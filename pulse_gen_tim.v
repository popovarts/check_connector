==> flow/design.v <==
module pulse_gen_tim
#(parameter WIDTH=25)
(
	input clk, enable, reset,
	input tim,  
	input [WIDTH-1:0] delay_in,
	input [WIDTH-1:0] duration_in,
	input [WIDTH-1:0] T_in,	
	output reg out_signal=0
);
	reg [7:0] count [3:0];
	reg[31:0] value; 
	reg		state=0;
	localparam S0 = 1'b0, S1 = 1'b1;
	reg [31:0] duration=0;
	reg [31:0] pulse_time=0;
	reg [31:0] delay=0;
	reg[20:0] count_tim=0; 
	reg equality_delay;
	reg equality_time;
	reg equality_dur;
	reg equality_zero;
	reg cout1=0;
	reg cout2=0;
	reg cout3=0;
always @ (posedge clk ) 
begin		
	if (reset) begin
		out_signal<=1'b0;
		state <= S0;end			
	else begin
		case (state)
			S0:begin
			  count[0] <= 8'd0;
			  count[1]    <= 8'd0;
			  count[2]    <= 8'd0;
			  count[3]    <= 8'd0; 
			if(tim)count_tim<=count_tim+1'b1;
			else if (enable) begin
				state <= S1;						
			end						
			end 
			S1:begin
				if (equality_delay)
					out_signal<=1'b1;					
				if (equality_time)
					out_signal<=1'b0;	
				if (equality_dur)					
				begin
					out_signal<=1'b0;
					state <= S0;
					count_tim<=21'd0;						
				end
			  count[0] <= count[0] + 8'd1;  
			end				
			default:state <= S0;
			endcase
			if(cout1)count[1]  <=count[1]+8'd1;
			if(cout2&&cout1)count[2]  <= count[2]+8'd1;
			if(cout3&&cout2&&cout1)count[3] <= count[3]+8'd1;	
	end	
end
always @ (posedge clk )begin			
	 equality_time<=value==pulse_time;
	 equality_delay<=value==delay;
	 equality_dur<=(value>=duration);			
	if(state==S0)	begin						 
		 pulse_time<=T_in;	 
		 delay<=delay_in;	
	end 
	if(count_tim>duration_in)
		duration<=duration_in;
	else duration<=duration_in-count_tim;
	 cout1<=(count[0]==8'hfe);				  
	 cout2<=&count[1]; 
	 cout3<=&count[2]; 
	 value[(7):(0)] <= count[0];
	 value[(15):(8)] <= count[1];
	 value[(23):(16)] <= count[2];
	 value[(31):(24)] <= count[3];
end
endmodule
* From RTL to reports: pulse_gen_tim
Tool output for the design above, in the order of the flow.
Lines are those of the file above, counted from 1.
Operators: Yosys type, input widths -> output width; for muxes data width and select width s.
Library cell names are shortened.
The mark - stands for no value.
- Top :: pulse_gen_tim
- Clock port :: clk
- Cell library :: sky130hd
- Corner :: tt_025C_1v80

* Word-level counts
Source: Yosys, flattened and elaborated. Widths are those after wreduce. Registers that Yosys merges into a memory's read port (data or address) are not register bits. Print and check cells do not count. Equal cells are merged and count once.
- Add/sub/neg operators :: 6
- $lt $le $gt $ge :: 2
- Equality and inequality tests :: 8
- Multiplexer cells :: 16
- Bitwise gates (word level) :: 2
- Reduce/logical cells :: 11
** Operators with widths (number)
- $eq 32x25->1 :: 2
- $pmux 21 s2 :: 1
- $mux 21 :: 2
- $ge 32x32->1 :: 1
- $add 8x1->8 const B :: 4
- $mux 8 :: 4
- $sub 25x21->26 :: 1
- $gt 21x25->1 :: 1
- $mux 25 :: 1
- $add 21x1->21 const B :: 1
- $reduce_and 8->1 :: 2
- $pmux 8 s2 :: 1
- $ne 2x1->1 const B :: 4
- $reduce_and 2->1 :: 4
- $eq 8x8->1 const B :: 1
- $mux 1 :: 6
- $logic_and 1x1->1 :: 3
- $reduce_and 3->1 :: 1
- $reduce_bool 3->1 :: 1
- $not 1->1 :: 2
- $ne 2x2->1 const B :: 1
- $pmux 1 s2 :: 1
- Flip-flop bits (word level) :: 169
- Output and inout port bits :: 1
- Cells after elaboration :: 63

* Depth
Depth = most cells in a row (Yosys ltp): at word level without a register or memory, in the mapped netlist without a sequential cell, where the memories' decode and read muxes count.
- Depth in word-level cells :: 4
- ABC_AREA :: 0
- Gate-level depth with buffers :: 12

* Synthesis result
Yosys stat after the flow's synthesis: flattened, memories mapped to cells. It holds for the ABC_AREA given above (unset counts as 0); a run with the other value may have another netlist.
Totals and module areas in this step are rounded.
** Cell types (number)
- edfxtp_1 :: 103
- dfxtp_1 :: 66
- ha_1 :: 59
- xor2_1 :: 64
- xnor2_1 :: 44
- nor2_1 :: 63
- nand2_1 :: 57
- inv_1 :: 53
- a21oi_1 :: 38
- o21ai_0 :: 38
- nand3_1 :: 30
- a21o_1 :: 16
- nand4_1 :: 16
- nor4_1 :: 13
- or3_1 :: 9
- and3_1 :: 8
- nor3_1 :: 8
- a21bo_1 :: 3
Not listed: further types 42, cells in them 74.
- Standard cells after synthesis :: 762
- Cell area after synthesis :: 8350 sq um
- Area of sequential cells :: 4410 sq um
- Flip-flops :: 169
- Buffer cells :: 14

* Timing after synthesis
OpenSTA on the mapped netlist: ideal clock, no wires. The path of least setup slack (recovery checks aside). Input and output delay are each 20% of the period. Register names are those of the netlist, which keeps one name where synthesis merged equal registers.
- Kind :: input to register
- Start point :: input duration_in[0]
- End point :: register duration[1]
- Clock period :: 5210 ps
- External input delay :: 1042 ps
- Arrival :: 3239 ps
- Required time :: 5089 ps
- Setup slack :: 1849 ps
- Path delay :: 2318 ps
- Stages on the path :: 11
- Buffers on the path :: 1
- Period reached after synthesis :: 3361 ps
"path delay" = arrival - input delay + setup time.
"stages on the path": output pins that drive a net of the path, with the launching flip-flop's if there is one; two outputs of one cell count as two.
"period reached after synthesis" = period - worst setup slack (recovery checks aside). The figure is calculated, with input and output delays left at 20% of the set period.
Between the ends stands the longest chain of elaborated cells between them, by number of cells; it is not shown to be the way that was timed. Of several equally long chains one is given.
A line is the first line of the expression or statement that the cell stems from. Yosys adds cells for indexed reads and writes and turns some case tables into memories.
- Cell sequence :: inv_1 > ha_1 > inv_1 > fa_1 > a21o_1 > a21bo_1 > a21oi_1 > o31ai_2 > o31ai_4 > buf_4 > mux2_4
- Length of the longest elaborated chain :: 2
- Elaborated cells on any way between the ends :: 3
- Classes of those cells :: add/sub (1); compare (1); mux (1)
** Ends and longest elaborated chain, post-synthesis
- start: declaration :: RTL line 7 : input [WIDTH-1:0] duration_in,
- $sub 25x21->26 :: RTL line 73 : else duration<=duration_in-count_tim;
- $mux 25 :: RTL line 71 : if(count_tim>duration_in)
- end: assignment :: RTL line 72 : duration<=duration_in;
- end: assignment :: RTL line 73
- end: declaration :: RTL line 15 : reg [31:0] duration=0;

* Timing after layout
From the final timing report of record 1: the path of least setup slack in the routed layout; clock arrival at registers is part of the times.
The path's times are printed in steps of 10 ps; the period is the one set.
- Kind :: register to register
- Start point :: register count_tim[0]
- End point :: register duration[1]
- Clock period :: 1860 ps
- Arrival :: 2830 ps
- Required time :: 2170 ps
- Setup slack :: -660 ps
- Stages on the path :: 11
- Buffers on the path :: 1
Between the ends stands the longest chain of elaborated cells between them, by number of cells; it is not shown to be the way that was timed. Of several equally long chains one is given.
- Cell sequence :: edfxtp_1 > ha_4 > inv_2 > fa_2 > a21o_1 > a21bo_1 > a21oi_2 > o31ai_4 > o31ai_4 > buf_12 > mux2_4
- Length of the longest elaborated chain :: 2
- Elaborated cells on any way between the ends :: 3
- Classes of those cells :: add/sub (1); compare (1); mux (1)
** Ends and longest elaborated chain, after layout
- start: declaration :: RTL line 18 : reg[20:0] count_tim=0;
- start: assignment :: RTL line 38 : if(tim)count_tim<=count_tim+1'b1;
- start: assignment :: RTL line 52 : count_tim<=21'd0;
- $sub 25x21->26 :: RTL line 73 : else duration<=duration_in-count_tim;
- $mux 25 :: RTL line 71 : if(count_tim>duration_in)
- end: assignment :: RTL line 72 : duration<=duration_in;
- end: assignment :: RTL line 73
- end: declaration :: RTL line 15 : reg [31:0] duration=0;

Module pulse_gen_tim, platform sky130hd: 2 stored runs of the flow (Yosys, OpenROAD) with differing settings, in no particular order. Input and output delays are each 20% of the period that was set; the output load is 0.01 pF.
"period achieved" is the run's clock period less its worst setup slack. It is reckoned from that one timing run; input and output delays stay at 20% of the period that was set.
"critical setup path time" is the time allowed to the run's worst setup path (the clock period less input and output delay, where it has them) less its slack. Clock arrival times count: a late capture clock shortens it, a late launch clock lengthens it.
"overall power" rests on the timing tool's default activity at the inputs, not on a simulated workload.
"critical setup path time" is known to 10 ps.
The results are shown rounded.

** Record 1
- Settings :: period_ns=1.86; CORE_UTILIZATION=41; PLACE_DENSITY_LB_ADDON=0.22; TNS_END_PERCENT=80; CTS_CLUSTER_SIZE=36; CTS_CLUSTER_DIAMETER=354; MIN_ROUTING_LAYER=met1; CAP_MARGIN=20; CORE_MARGIN=2; SLEW_MARGIN=20
- Critical setup path time :: 2520 ps
- Kind of the worst setup path :: register to register
- Die outline area :: 21500 sq um
- Setup slack of the worst path :: -663 ps
- Standard-cell area after routing :: 11800 sq um
- Yosys chip area after synthesis :: 8350 sq um
- Overall power :: 0.0101 W
- Final setup TNS :: -14800 ps
- Period achieved :: 2523 ps
- Lowest hold slack :: 392 ps
- Utilization after routing :: 0.589

** Record 2
- Settings :: period_ns=2.08; CORE_UTILIZATION=55; CELL_PAD_IN_SITES_DETAIL_PLACEMENT=0; TNS_END_PERCENT=20; CTS_CLUSTER_SIZE=49; SLEW_MARGIN=15; CAP_MARGIN=20; CORE_MARGIN=2
- Critical setup path time :: 2590 ps
- Kind of the worst setup path :: register to register
- Die outline area :: 16200 sq um
- Setup slack of the worst path :: -509 ps
- Standard-cell area after routing :: 11400 sq um
- Yosys chip area after synthesis :: 8350 sq um
- Overall power :: 0.00872 W
- Final setup TNS :: -10700 ps
- Period achieved :: 2589 ps
- Lowest hold slack :: 407 ps
- Utilization after routing :: 0.755
